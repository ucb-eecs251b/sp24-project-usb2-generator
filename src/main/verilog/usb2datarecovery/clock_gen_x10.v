==> flow/design.v <==
module clock_gen_x10(
    input clock,
    input reset,
    output reg [9:0] clock_x10   
);
reg [4:0] counter;
always @(posedge clock) begin
    if (reset) begin
        counter <= 5'd19;   
        clock_x10 <= 10'b0000000000;   
    end
    else begin
        counter <= (counter == 5'd0) ? 5'd19 : counter - 1;
        clock_x10[0] <= (counter == 5'd15 || (counter == 5'd5 & clock_x10[0] == 1'b1)) ? ~clock_x10[0] : clock_x10[0];   
        clock_x10[1] <= (counter == 5'd13 || (counter == 5'd3 & clock_x10[1] == 1'b1)) ? ~clock_x10[1] : clock_x10[1];   
        clock_x10[2] <= (counter == 5'd11 || (counter == 5'd1 & clock_x10[2] == 1'b1)) ? ~clock_x10[2] : clock_x10[2];   
        clock_x10[3] <= (counter == 5'd9 || (counter == 5'd19 & clock_x10[3] == 1'b1)) ? ~clock_x10[3] : clock_x10[3];   
        clock_x10[4] <= (counter == 5'd7 || (counter == 5'd17 & clock_x10[4] == 1'b1)) ? ~clock_x10[4] : clock_x10[4];   
        clock_x10[5] <= (counter == 5'd5 || (counter == 5'd15 & clock_x10[5] == 1'b1)) ? ~clock_x10[5] : clock_x10[5];   
        clock_x10[6] <= (counter == 5'd3 || (counter == 5'd13 & clock_x10[6] == 1'b1)) ? ~clock_x10[6] : clock_x10[6];   
        clock_x10[7] <= (counter == 5'd1 || (counter == 5'd11 & clock_x10[7] == 1'b1)) ? ~clock_x10[7] : clock_x10[7];   
        clock_x10[8] <= (counter == 5'd19 || (counter == 5'd9 & clock_x10[8] == 1'b1)) ? ~clock_x10[8] : clock_x10[8];   
        clock_x10[9] <= (counter == 5'd17 || (counter == 5'd7 & clock_x10[9] == 1'b1)) ? ~clock_x10[9] : clock_x10[9];   
    end
end
endmodule
# From RTL to reports: clock_gen_x10
# The steps from the RTL of clock_gen_x10 to its reports follow in flow order.
# Lines are those of the file above, counted from 1.
# Operators: Yosys type, input widths -> output width; for muxes data width and select width s.
# A cell with - has no value.
[setup]
top = "clock_gen_x10"
clock = "clock"
lib = "sky130hd"
corner = "tt_025C_1v80"

# Word-level counts
# Yosys after proc, flatten, opt, wreduce and memory -nomap, before mapping. Enables and synchronous resets that opt folds into registers are not counted as muxes. Memory bits, and registers merged into a memory's read port (data or address), are not among the register bits. Print and check cells are not counted. Equal cells are merged and count once.
[op_classes]
n_addsub = 1
n_eq = 10
logic = 20
n_reduce_logical = 12
[ops]
columns = ["op", "n"]
rows = [
  ["$eq 5x4->1 const B", 4],
  ["$and 1x1->1", 10],
  ["$logic_or 1x1->1", 10],
  ["$not 1->1", 10],
  ["$eq 5x3->1 const B", 2],
  ["$eq 5x5->1 const B", 2],
  ["$sub 5x1->5 const B", 1],
  ["$eq 5x1->1 const B", 1],
  ["$eq 5x2->1 const B", 1],
  ["$logic_not 5->1", 1],
  ["$reduce_or 2->1", 1],
]
[word_totals]
register_bits = 15
out_inout_bits = 10
wordCells = 54

# Depth
# Yosys ltp: most cells in a row. Word level: on the elaborated netlist, between registers, memories and ports. Mapped: between sequential cells and ports; inverters and the memories' decode and read muxes count.
[depth]
word_depth = 3
ABC_AREA = 0
ltp_mapped = 5

# Netlist
# Yosys stat after the flow's synthesis: flattened, memories mapped to cells. It holds for the ABC_AREA given above (unset counts as 0); a run with the other value may have another netlist.
[synth_totals]
cells = 99
area_um2 = 887.1
seq_area_um2 = 300.3
flip_flops = 15
buf_cells = 6
[by_type]
columns = ["cell", "n", "type_area_um2"]
rows = [
  ["sky130_fd_sc_hd__dfxtp_1", 15, 300.288],
  ["sky130_fd_sc_hd__mux2i_1", 6, 60.058],
  ["sky130_fd_sc_hd__ha_1", 4, 50.048],
  ["sky130_fd_sc_hd__a21oi_1", 9, 45.043],
  ["sky130_fd_sc_hd__o32ai_1", 5, 43.792],
  ["sky130_fd_sc_hd__nand2b_1", 5, 31.28],
  ["sky130_fd_sc_hd__nor2_1", 8, 30.029],
  ["sky130_fd_sc_hd__xnor2_1", 3, 26.275],
  ["sky130_fd_sc_hd__o21ai_0", 5, 25.024],
  ["sky130_fd_sc_hd__nor4b_4", 1, 23.773],
  ["sky130_fd_sc_hd__buf_6", 2, 22.522],
  ["sky130_fd_sc_hd__inv_1", 6, 22.522],
  ["sky130_fd_sc_hd__nand2_1", 6, 22.522],
  ["sky130_fd_sc_hd__nor2b_1", 3, 18.768],
  ["sky130_fd_sc_hd__a2111oi_2", 1, 15.014],
  ["sky130_fd_sc_hd__buf_4", 2, 15.014],
  ["sky130_fd_sc_hd__nor3b_1", 2, 15.014],
  ["sky130_fd_sc_hd__and4bb_1", 1, 12.512],
]
# Not listed: further types 14, cells in them 15.

# Path before layout
# Path of least setup slack by OpenSTA after synthesis, without wires, with an ideal clock, recovery checks aside; 20% of the period is set as input and as output delay. Where synthesis merged equal registers, the netlist keeps one of their names.
[synth_timing]
kind = "register to register"
from = "reg counter[0]"
to = "reg clock_x10[1]"
tclk_ns = 1.59
t_arrival_ns = 1.157
path_slack_ns = 0.329
delay_ns = 1.260
path_stages = 6
n_path_buf = 1
synth_period_reached_ns = 1.261
# "delay_ns" = arrival - input delay + setup time.
# "path_stages": output pins that drive a net of the path, with the launching flip-flop's if there is one; two outputs of one cell count as two.
# "synth_period_reached_ns" is the clock period less the worst setup slack; recovery checks do not enter. This is arithmetic on one report: input and output delays are still those of the set period (20% each).
# The rows between start and end are the longest chain of elaborated cells between them; the timing report does not say that the signal goes this way. Where chains are equally long, one stands for them.
# A line is the first line of the expression or statement that the cell stems from. Yosys adds cells for indexed reads and writes and turns some case tables into memories.
[synth_via]
path_cell_list = "sky130_fd_sc_hd__dfxtp_1 sky130_fd_sc_hd__ha_1 sky130_fd_sc_hd__nand2b_1 sky130_fd_sc_hd__buf_4 sky130_fd_sc_hd__o21ai_1 sky130_fd_sc_hd__a2111oi_2"
elab_chain_cells = 3
cone_cells = 4
[synth_lines]
columns = ["item", "line_no", "rtl"]
rows = [
  ["start: declaration", 6, "reg [4:0] counter;"],
  ["start: assignment", 9, "counter <= 5'd19;"],
  ["start: assignment", 13, "counter <= (counter == 5'd0) ? 5'd19 : counter - 1;"],
  ["$eq 5x2->1", 15, "clock_x10[1] <= (counter == 5'd13 || (counter == 5'd3 & clock_x10[1] == 1'b1)) ? ~clock_x10[1] : clock_x10[1];"],
  ["$and 1x1->1", 15, ""],
  ["$logic_or 1x1->1", 15, ""],
  ["end: assignment", 10, "clock_x10 <= 10'b0000000000;"],
  ["end: assignment", 15, ""],
  ["end: declaration", 4, "output reg [9:0] clock_x10"],
]

# Path in the finished layout
# Path of least setup slack in the final report of flow run A (OpenROAD, finished layout, wires in). Where an end is a register, its clock arrival counts in the times.
[layout_timing]
kind = "register to output"
from = "reg clock_x10[9]"
to = "out clock_x10[9]"
tclk_ns = 1.74
t_arrival_ns = 1.18
path_slack_ns = 0.21
path_stages = 2
n_path_buf = 1
[layout_via]
path_cell_list = "sky130_fd_sc_hd__dfxtp_1 sky130_fd_sc_hd__clkdlybuf4s50_1"
elab_chain_cells = 0
cone_cells = 0
cone_lines = 0
[layout_lines]
columns = ["item", "line_no", "rtl"]
rows = [
  ["start: declaration", 4, "output reg [9:0] clock_x10"],
  ["start: assignment", 10, "clock_x10 <= 10'b0000000000;"],
  ["start: assignment", 23, "clock_x10[9] <= (counter == 5'd17 || (counter == 5'd7 & clock_x10[9] == 1'b1)) ? ~clock_x10[9] : clock_x10[9];"],
  ["end: declaration", 4, ""],
]

# Flow measurements of clock_gen_x10 on sky130hd: 2 stored runs with different settings, listed in no order. Input and output delays are each 20% of the period that was set; the output load is 0.01 pF.
# "clock_period_reached_ns": clock period set for the run, less the worst setup slack. It is reckoned from that one timing run; input and output delays stay at 20% of the period that was set.
# By "worst_path_time_ns" is meant the share of the clock period that the worst setup path is allowed (20% is reserved at inputs, 20% at outputs), minus its slack. Clock arrival times at its registers enter into it.

[[run]]
name = "flow run A"
[run.settings]
period_ns = 1.74
CORE_UTILIZATION = 36
PLACE_DENSITY_LB_ADDON = 0.02
CORE_ASPECT_RATIO = 0.66
CORE_MARGIN = 2
ABC_AREA = 0
CTS_CLUSTER_DIAMETER = 183
SLEW_MARGIN = 15
MIN_ROUTING_LAYER = "met2"
CAP_MARGIN = 20
[run.results]
worst_hold_slack_ns = 0.461
clock_period_reached_ns = 1.529
post_route_util_pct = 46.5
post_synth_area_um2 = 887.1
design.die.area_um2 = 2886.1
worst_path_time_ns = 1.18
path_kind = "register to output"
fin_ws_ns = 0.211

[[run]]
name = "flow run B"
[run.settings]
period_ns = 0.778
CORE_UTILIZATION = 18
SETUP_SLACK_MARGIN = 0.04
PLACE_DENSITY = 0.75
CORE_ASPECT_RATIO = 0.82
CELL_PAD_IN_SITES_GLOBAL_PLACEMENT = 2
TNS_END_PERCENT = 30
ABC_AREA = 1
CTS_CLUSTER_SIZE = 18
CAP_MARGIN = 20
SLEW_MARGIN = 0
MIN_ROUTING_LAYER = "met2"
CORE_MARGIN = 2
[run.results]
worst_hold_slack_ns = 0.463
clock_period_reached_ns = 1.157
post_route_util_pct = 30.1
post_synth_area_um2 = 783.3
design.die.area_um2 = 4897.7
worst_path_time_ns = 1.16
path_kind = "register to register"
fin_ws_ns = -0.379
