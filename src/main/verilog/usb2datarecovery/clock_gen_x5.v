==> flow/design.v <==
module clock_gen_x5(
    input clock,
    input reset,
    output [4:0] clock_x5
);
reg [3:0] counter;
always @(posedge clock) begin
    if(reset) begin
        counter <= 4'd10;
        clock_x5 <= 5'b0;
    end
    else begin
        counter <= (counter == 4'd0) ? 4'd9: counter - 1;
        clock_x5[0] <= (counter == 4'd9) ? ~clock_x5[0]: clock_x5[0];
        clock_x5[4] <= (counter == 4'd7) ? ~clock_x5[4]: clock_x5[4];
        clock_x5[3] <= (counter == 4'd5) ? ~clock_x5[3]: clock_x5[3];
        clock_x5[2] <= (counter == 4'd3) ? ~clock_x5[2]: clock_x5[2];
        clock_x5[1] <= (counter == 4'd1) ? ~clock_x5[1]: clock_x5[1];
    end
end
endmodule
# Reports on clock_gen_x5
# The steps from the RTL of clock_gen_x5 to its reports follow in flow order.
# Line numbers count from 1 in the design file above.
# The mark - stands for no value.
# setup
design	clock_gen_x5
clk_port	clock
cell_library	sky130hd
pvt_corner	tt_025C_1v80

# After elaboration
# Counts by Yosys on the flattened word-level netlist (proc, flatten, opt, wreduce; memories kept). Register bits leave out memories and registers merged into their read ports (data or address); mux counts leave out enables and synchronous resets folded into registers. Print and check cells are left out. Cells with the same type and inputs are merged into one.
# op_classes
n_reduce_logical	2
mux	1
n_eq	5
logic	5
n_addsub	1
# op_table
op	count
4-bit by 3-bit equality test with 1-bit output (second input constant)	2
1-bit inverter	5
4-bit by 1-bit subtractor with 4-bit output (second input constant)	1
4-bit by 1-bit equality test with 1-bit output (second input constant)	1
4-bit by 2-bit equality test with 1-bit output (second input constant)	1
4-bit equality test (second input constant)	1
4-bit zero test	1
2-bit OR reduction	1
2-bit 2-to-1 mux	1
# bits
inputBits	2
regBits	9
out_inout_bits	5
wordCells	21

# Depth
# Yosys ltp: most cells in a row. Word level: on the elaborated netlist, between registers, memories and ports. Mapped: between sequential cells and ports; inverters and the memories' decode and read muxes count.
# logic_depth
ltp_word	2
ABC_AREA	0
mapped_depth	3
ltp_nobuf	2

# Synthesis result
# The flow's flattened synthesis, as Yosys stat reports it; memories are mapped. The netlist is that of the ABC_AREA named above (0 if unset); the other value can give another one.
# types
type	count	type_area_um2
sky130_fd_sc_hd__dfxtp_1	9	180.173
sky130_fd_sc_hd__mux2_2	5	56.304
sky130_fd_sc_hd__and4bb_2	3	37.536
sky130_fd_sc_hd__nor2b_1	5	31.28
sky130_fd_sc_hd__nor2_1	7	26.275
sky130_fd_sc_hd__buf_6	2	22.522
sky130_fd_sc_hd__a21oi_1	2	10.01
sky130_fd_sc_hd__o31a_2	1	10.01
sky130_fd_sc_hd__or4b_1	1	10.01
sky130_fd_sc_hd__nand4b_1	1	8.758
sky130_fd_sc_hd__nor4b_1	1	8.758
sky130_fd_sc_hd__buf_4	1	7.507
sky130_fd_sc_hd__o31ai_1	1	7.507
sky130_fd_sc_hd__nor4_1	1	6.256
sky130_fd_sc_hd__or3_1	1	6.256
sky130_fd_sc_hd__buf_2	1	5.005
sky130_fd_sc_hd__o21ai_0	1	5.005
# synth_totals
buffers	4
mapped_cells	43
sequential_area_mm2	0.0001802
ff_cells	9
yosys_area_mm2	0.0004392

# Timing after synthesis
# OpenSTA on the mapped netlist: ideal clock, no wires. The path of least setup slack (recovery checks aside). Input and output delay are each 20% of the period. Register names are those of the netlist, which keeps one name where synthesis merged equal registers.
# synth_timing
path_type	reg2reg
start	register counter[2]
end	register clock_x5[1]
driving_pins	4
slack_ps	291
required_ps	1349
t_first_pin_ps	0
path_buffers	1
path_delay_ps	1179
period_ps	1470
t_arrival_ps	1058
setup_ps	121
period_less_setup_slack_ps	1179
# "path_delay_ps" is the arrival time less input delay plus setup time.
# "driving_pins" counts driving pins, that of a launching flip-flop among them; a cell with two outputs on the path counts twice.
# "period_less_setup_slack_ps" is the clock period less the worst setup slack; recovery checks do not enter. This is arithmetic on one report: input and output delays are still those of the set period (20% each).
# Between the ends stands the longest chain of elaborated cells between them, by number of cells; it is not shown to be the way that was timed. Of several equally long chains one is given.
# Each line given opens the expression or statement behind the cell; cells for indexed reads and writes are added by Yosys, which also makes memories of some case tables.
# synth_via
cell_sequence	sky130_fd_sc_hd__dfxtp_1 > sky130_fd_sc_hd__buf_6 > sky130_fd_sc_hd__nor4b_1 > sky130_fd_sc_hd__mux2_2
elab_chain_cells	1
cells_between	1
lines_between	1
cone_classes	1 x eq/ne
# synth_rtl
element	line	text
start, declared	6	reg [3:0] counter;
start, assigned	9	counter <= 4'd10;
start, assigned	13	counter <= (counter == 4'd0) ? 4'd9: counter - 1;
4-bit by 1-bit equality test with 1-bit output	18	clock_x5[1] <= (counter == 4'd1) ? ~clock_x5[1]: clock_x5[1];
end, assigned	10	clock_x5 <= 5'b0;
end, assigned	18
end, declared	4	output [4:0] clock_x5

# Path in the finished layout
# Path of least setup slack in the final report of job 1 (OpenROAD, finished layout, wires in). Where an end is a register, its clock arrival counts in the times.
# The path's times are printed in steps of 10 ps; the period is the one set.
# layout_timing
path_type	reg2reg
start	register counter[2]
end	register clock_x5[3]
setup_ps	110
t_arrival_ps	1270
driving_pins	4
slack_ps	240
t_first_pin_ps	260
path_buffers	1
required_ps	1510
period_ps	1360
# Between the ends stands the longest chain of elaborated cells between them, by number of cells; it is not shown to be the way that was timed. Of several equally long chains one is given.
# layout_via
cell_sequence	sky130_fd_sc_hd__dfxtp_4 > sky130_fd_sc_hd__buf_6 > sky130_fd_sc_hd__and4bb_2 > sky130_fd_sc_hd__mux2_4
elab_chain_cells	1
cells_between	1
lines_between	1
cone_classes	1 x eq/ne
# layout_rtl
element	line	text
start, declared	6	reg [3:0] counter;
start, assigned	9	counter <= 4'd10;
start, assigned	13	counter <= (counter == 4'd0) ? 4'd9: counter - 1;
4-bit by 3-bit equality test with 1-bit output	16	clock_x5[3] <= (counter == 4'd5) ? ~clock_x5[3]: clock_x5[3];
end, assigned	10	clock_x5 <= 5'b0;
end, assigned	16
end, declared	4	output [4:0] clock_x5

# Top module clock_gen_x5; platform sky130hd; tools Yosys and OpenROAD; 2 stored runs in no particular order. Input and output delays are each 20% of the period that was set; the output load is 0.01 pF.
# By "achievedPeriod_ps" is meant the clock period of the run minus its worst setup slack. This is arithmetic on one report: input and output delays are still those of the set period (20% each).
# "worst_path_time_ps" means the part of the period allowed to the worst setup path (the constraints hold back 20% at inputs and 20% at outputs) less its slack; where the path has registers, the arrival times of their clocks count too.
# "fin_power_mw" is the tool's figure for a default switching activity; nothing was simulated.
# "worst_path_time_ps" is given in steps of 10 ps.
# Among the settings, n/a means not set for that run.
run	period_ns	SETUP_SLACK_MARGIN	CAP_MARGIN	CORE_MARGIN	CORE_UTILIZATION	SLEW_MARGIN	PLACE_DENSITY_LB_ADDON	CELL_PAD_IN_SITES_GLOBAL_PLACEMENT	TNS_END_PERCENT	GPL_TIMING_DRIVEN	CTS_CLUSTER_SIZE	CTS_CLUSTER_DIAMETER	MAX_ROUTING_LAYER	fin_power_mw	final_setup_tns_ps	final_stdcell_area_mm2	synth_area_mm2	hold_worst_slack_ps	ws_setup_ps	util_frac	design.die.area_mm2	achievedPeriod_ps	worst_path_time_ps	path_kind
job 1	1.36	0.33	20	2	40	20	n/a	n/a	n/a	n/a	n/a	n/a	n/a	0.6021	0	0.0005768	0.0004392	491	244	0.59	0.001379	1116	1120	reg2reg
job 2	2.17	n/a	20	2	38	20	0.25	2	45	0	38	229	met4	0.3653	0	0.000543	0.0004392	574	582	0.495	0.0014436	1588	1150	reg2out
